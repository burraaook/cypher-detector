==> flow/design.v <==
module control(
input read,
input stop,
input reset,
input clock,
output reg sl_res,
output reg sl_op);
reg [1:0] current_state, next_state;
always @ (posedge clock) begin
	if(reset)
		current_state <= 2'b11;
	else
		current_state <= next_state;
end
always @ (*) begin
	case (current_state)
		2'b00: 
		begin
			if(read)
				next_state = 2'b01;
			else
				next_state = 2'b00;		
		end
		2'b01:
		begin
			if(stop)
				next_state = 2'b10;
			else
				next_state = 2'b01;
		end
		2'b10:
		begin
			if(reset)
				next_state = 2'b11;
			else
				next_state = 2'b10;
		end
		2'b11:
		begin
			next_state = 2'b00;
		end
	endcase
end
always @(*) begin
	sl_res = 1'b0;
	sl_op = 1'b0;
	case(current_state)
		2'b00:
		begin
			if(read)
				sl_op = 1'b1;
		end
		2'b01:
		begin
			if(~stop)
				sl_op = 1'b1;
		end
		2'b11:
		begin
			sl_res = 1'b1;
		end
	endcase
end
endmodule
module cypher_detector(
	input [15:0] cypher,
	input [3:0] num,
	input read,
	input clock,
	input reset,
	output [7:0] sum,
	output right
);
wire sl_res, sl_op, stop;
wire [7:0] w_sum;
assign sum = w_sum;
assign right = stop;
datapath db(
	.sl_res(sl_res),
	.sl_op(sl_op),
	.clock(clock),
	.cypher(cypher),
	.num(num),
	.stop(stop),
	.sum(w_sum)
);
control cntrl(
	.read(read),
	.stop(stop),
	.reset(reset),
	.clock(clock),
	.sl_res(sl_res),
	.sl_op(sl_op)
);
endmodule
module datapath(
	input sl_res,
	input sl_op,
	input clock,
	input [15:0] cypher,
	input [3:0] num,
	output stop,
	output [7:0] sum);
	reg [15:0] reg_4bits;
	reg [7:0] reg_sum;
	wire [7:0] n_sum;
	wire [15:0] n_4bits;
	wire [7:0] w_sum;
	wire [15:0] w_4bits;
	assign n_sum = {4'b0, num} + reg_sum;
	assign n_4bits = {reg_4bits[11:0], num};
	assign w_sum = sl_res ? 8'b0:(sl_op ? n_sum: reg_sum);
	assign w_4bits = sl_res ? 16'b0:(sl_op ? n_4bits: reg_4bits);
	assign stop = {reg_4bits[3:0], reg_4bits[7:4], reg_4bits[11:8], reg_4bits[15:12]} == cypher;
	assign sum = reg_sum;
	initial begin
		reg_4bits = 0;
		reg_sum = 0;
	end
	always @ (posedge clock) begin
			reg_sum <= w_sum;
			reg_4bits <= w_4bits;		
	end
endmodule
* Reports on cypher_detector *
The steps from the RTL of cypher_detector to its reports follow in flow order.
Lines are those of the file above, counted from 1.
Library cell names are shortened.
The mark n/a stands for no value.

set-up
  top module = cypher_detector
  clock = clock
  library = sky130hd
  timing corner = tt_025C_1v80

* After elaboration *
Source: Yosys, flattened and elaborated, memories not mapped. Widths are those after wreduce; folded enables and synchronous resets count as part of the registers. Registers that Yosys merges into a memory's read port (data or address) are not register bits. Print and check cells do not count.

bit counts
  flip-flop bits (word level) = 26
  input port bits = 23
  output and inout bits = 9
  word-level cells = 16

operators by class
  $add $sub $neg = 1
  equality and inequality tests = 4
  multiplexer cells = 7
  reductions and logical operators = 1

operators with widths
  operator                                                          count
  16-bit == test                                                    1
  4-bit by 8-bit adder with 8-bit output                            1
  2-bit case mux with 4-bit select                                  1
  2-bit == test (second input constant)                             2
  1-bit two-way mux                                                 4
  2-bit by 1-bit == test with 1-bit output (second input constant)  1
  2-bit logical NOT                                                 1
  1-bit case mux with 2-bit select                                  1
  2-bit two-way mux                                                 1

* Depth *
Depth = most cells in a row (Yosys ltp): at word level without a register or memory, in the mapped netlist without a sequential cell, where the memories' decode and read muxes count.

logic depth
  depth after elaboration = 3
  ABC_AREA = 0
  gate-level depth with buffers = 8
  gate-level depth less buffers = 8

* After synthesis *
Source: synth_stat.txt of the flow (Yosys; design flattened, memories mapped). It holds for the ABC_AREA given above (unset counts as 0); a run with the other value may have another netlist.
Totals and module areas in this step are rounded.

synthesis totals
  cell count = 162
  synthesis area = 1396 µm²
  area of sequential cells = 540.5 µm²
  flip-flop cells = 27
  buffer cells = 11

cell types
  type       count  total area (µm²)
  dfxtp_1    27     540.518
  xnor2_1    17     148.893
  a21oi_1    22     110.106
  o21ai_1    20     100.096
  nand3_1    19     95.091
  ha_1       4      50.048
  mux2_1     3      33.782
  o41ai_4    1      27.526
  clkbuf_1   7      26.275
  nand4_1    4      25.024
  nor2_1     6      22.522
  fa_1       1      20.019
  inv_1      5      18.768
  nor2b_1    3      18.768
  a2111oi_0  2      17.517
  a21o_1     2      15.014
  buf_2      3      15.014
  nor4_1     2      12.512

Other cell types: 13; their cells: 14.
By module: a second synthesis without flattening, with its own total; a netlist apart from the flattened one above.

second synthesis, totals
  cell total of the unflattened synthesis = 144
  area (unflattened synthesis) = 1376 µm²

Rows give one instance, submodules left out.

by module
  module           instances  cells  area (µm²)  seq. area (µm²)
  datapath         1          134    1271        480.5
  control          1          10     105.1       60.1
  cypher_detector  1          0      0.0         0.0

* Timing after synthesis *
Source: OpenSTA report_checks on the synthesized netlist (no wires, ideal clock, input and output delay 20% of the period each), path of least setup slack; recovery checks are left aside. Register names are those of the netlist, which keeps one name where synthesis merged equal registers.

timing post-synthesis
  path type = input -> register
  start = input num[0]
  end = register db.reg_sum[6]
  period = 2840 ps
  input delay = 568 ps
  library setup time = 123 ps
  launch time at the first pin = 568 ps
  arrival time = 2150 ps
  data required time = 2717 ps
  slack = 567 ps
  delay of the path = 1705 ps
  stages on the path = 8
  path buffers = 0
  synthesis period reached = 2273 ps

"delay of the path" is the arrival time less input delay plus setup time.
"stages on the path" counts driving pins, that of a launching flip-flop among them; a cell with two outputs on the path counts twice.
"synthesis period reached" = period - worst setup slack (recovery checks aside). The figure is calculated, with input and output delays left at 20% of the set period.
Between the ends stands the longest chain of elaborated cells between them, by number of cells; it is not shown to be the way that was timed. Of several equally long chains one is given.
Each line given opens the expression or statement behind the cell; cells for indexed reads and writes are added by Yosys, which also makes memories of some case tables.

on the way, post-synthesis
  cell sequence = ha_1 inv_1 fa_1 nor2b_1 o21a_1 nor2_1 a2111oi_0 mux2_1
  length of the longest elaborated chain = 1
  elaborated cells on any way between the ends = 1
  source lines of those cells = 1
  classes of those cells = 1 x add/sub

RTL lines, path post-synthesis
  element                                 line  source
  start: declaration                      67    input [3:0] num,
  4-bit by 8-bit adder with 8-bit output  110   assign n_sum = {4'b0, num} + reg_sum;
  end: assignment                         121   reg_sum <= w_sum;
  end: declaration                        105   reg [7:0] reg_sum;

* Timing after layout *
Path of least setup slack in the final report of job 1 (OpenROAD, finished layout, wires in). Where an end is a register, its clock arrival counts in the times.
The report prints the path's times to 10 ps; the period is as set.

timing post-layout
  path type = register -> register
  start = register db.reg_4bits[0]
  end = register db.reg_sum[0]
  period = 1570 ps
  library setup time = 90 ps
  launch time at the first pin = 330 ps
  arrival time = 2380 ps
  data required time = 1810 ps
  slack = -560 ps
  stages on the path = 9
  path buffers = 3

Between the ends stands the longest chain of elaborated cells between them, by number of cells; it is not shown to be the way that was timed. Of several equally long chains one is given.

on the way, post-layout
  cell sequence = dfxtp_2 xnor2_1 nand4_1 buf_4 o41ai_4 buf_6 buf_8 nand3_1 a21oi_1
  length of the longest elaborated chain = 3
  elaborated cells on any way between the ends = 3
  source lines of those cells = 3
  classes of those cells = 1 x eq/ne; 2 x mux

RTL lines, path post-layout
  element                           line  source
  start: declaration                104   reg [15:0] reg_4bits;
  start: assignment                 122   reg_4bits <= w_4bits;
  16-bit == test                    114   assign stop = {reg_4bits[3:0], reg_4bits[7:4], reg_4bits[11:8], reg_4bits[15:12]} == cypher;
  1-bit two-way mux                 55    if(~stop)
  1-bit case mux with 2-bit select  47    case(current_state)
  end: assignment                   121   reg_sum <= w_sum;
  end: declaration                  105   reg [7:0] reg_sum;

Design cypher_detector on sky130hd. What follows are 2 stored runs of the flow, each under its own settings; their order means nothing. The constraints put input and output delay at 20% of the set period each and load the outputs with 0.01 pF.
"achieved clock period" is the run's clock period less its worst setup slack. It is reckoned from that one timing run; input and output delays stay at 20% of the period that was set.
"worst setup path time": the worst setup path's part of the clock period (all of it between registers, 20% less for each end at a port) less its slack. A launch clock that arrives late makes it longer, a capture clock that arrives late makes it shorter.
"power": no workload was simulated; the value follows from the tool's default switching activity.
"worst setup path time" is given in steps of 10 ps.
The measured numbers are rounded.

Job 1
==> flow/run.sh <==
#!/bin/bash
# the make line also repeats the synthesis and layout settings of config.mk as NAME=value (left out here)
make -C /OpenROAD-flow-scripts/flow DESIGN_CONFIG=/design/flow/config.mk WORK_HOME=/design/flow/orfs CLKGATE_MAP_FILE= finish
==> flow/config.mk <==
export PLATFORM = sky130hd
export DESIGN_NAME = cypher_detector
export DESIGN_NICKNAME = cypher_detector
export VERILOG_FILES = /design/flow/design.v
export SDC_FILE = /design/flow/constraint.sdc
export NUM_CORES = 4
export LEC_CHECK = 0
export ABC_AREA = 0
export CAP_MARGIN = 20
export CORE_ASPECT_RATIO = 1.54
export CORE_MARGIN = 3
export CORE_UTILIZATION = 53
export CTS_CLUSTER_SIZE = 41
export GPL_TIMING_DRIVEN = 0
export MAX_ROUTING_LAYER = met5
export MIN_ROUTING_LAYER = met2
export PLACE_DENSITY_LB_ADDON = 0.27
export SETUP_SLACK_MARGIN = 0.41
export SLEW_MARGIN = 20
==> flow/constraint.sdc <==
create_clock -name core_clock -period 1.57 [get_ports {clock}]
set_input_delay 0.3140 -clock core_clock [delete_from_list [all_inputs] [get_ports {clock}]]
set_output_delay 0.3140 -clock core_clock [all_outputs]
set_load 0.01 [all_outputs]

==> results of job 1 <==
chip area after synthesis (Yosys): 1396 µm²
die area: 3301 µm²
standard-cell area of the final layout: 2315 µm²
utilization: 94.5 %
worst setup slack after layout: -564 ps
total negative slack: -11460 ps
worst hold slack: 344 ps
power: 1.527 mW
achieved clock period: 2134 ps
worst setup path time: 2130 ps
worst setup path kind: register -> register

Job 2
==> flow/run.sh <==
#!/bin/bash
# the make line also repeats the synthesis and layout settings of config.mk as NAME=value (left out here)
make -C /OpenROAD-flow-scripts/flow DESIGN_CONFIG=/design/flow/config.mk WORK_HOME=/design/flow/orfs CLKGATE_MAP_FILE= finish
==> flow/config.mk <==
export PLATFORM = sky130hd
export DESIGN_NAME = cypher_detector
export DESIGN_NICKNAME = cypher_detector
export VERILOG_FILES = /design/flow/design.v
export SDC_FILE = /design/flow/constraint.sdc
export NUM_CORES = 4
export LEC_CHECK = 0
export CAP_MARGIN = 20
export CORE_MARGIN = 2
export CORE_UTILIZATION = 39
export SLEW_MARGIN = 20
==> flow/constraint.sdc <==
create_clock -name core_clock -period 2.28 [get_ports {clock}]
set_input_delay 0.4560 -clock core_clock [delete_from_list [all_inputs] [get_ports {clock}]]
set_output_delay 0.4560 -clock core_clock [all_outputs]
set_load 0.01 [all_outputs]

==> results of job 2 <==
chip area after synthesis (Yosys): 1396 µm²
die area: 4075 µm²
standard-cell area of the final layout: 1904 µm²
utilization: 56.2 %
worst setup slack after layout: 84 ps
total negative slack: 0 ps
worst hold slack: 491 ps
power: 0.9402 mW
achieved clock period: 2196 ps
worst setup path time: 1740 ps
worst setup path kind: input -> register
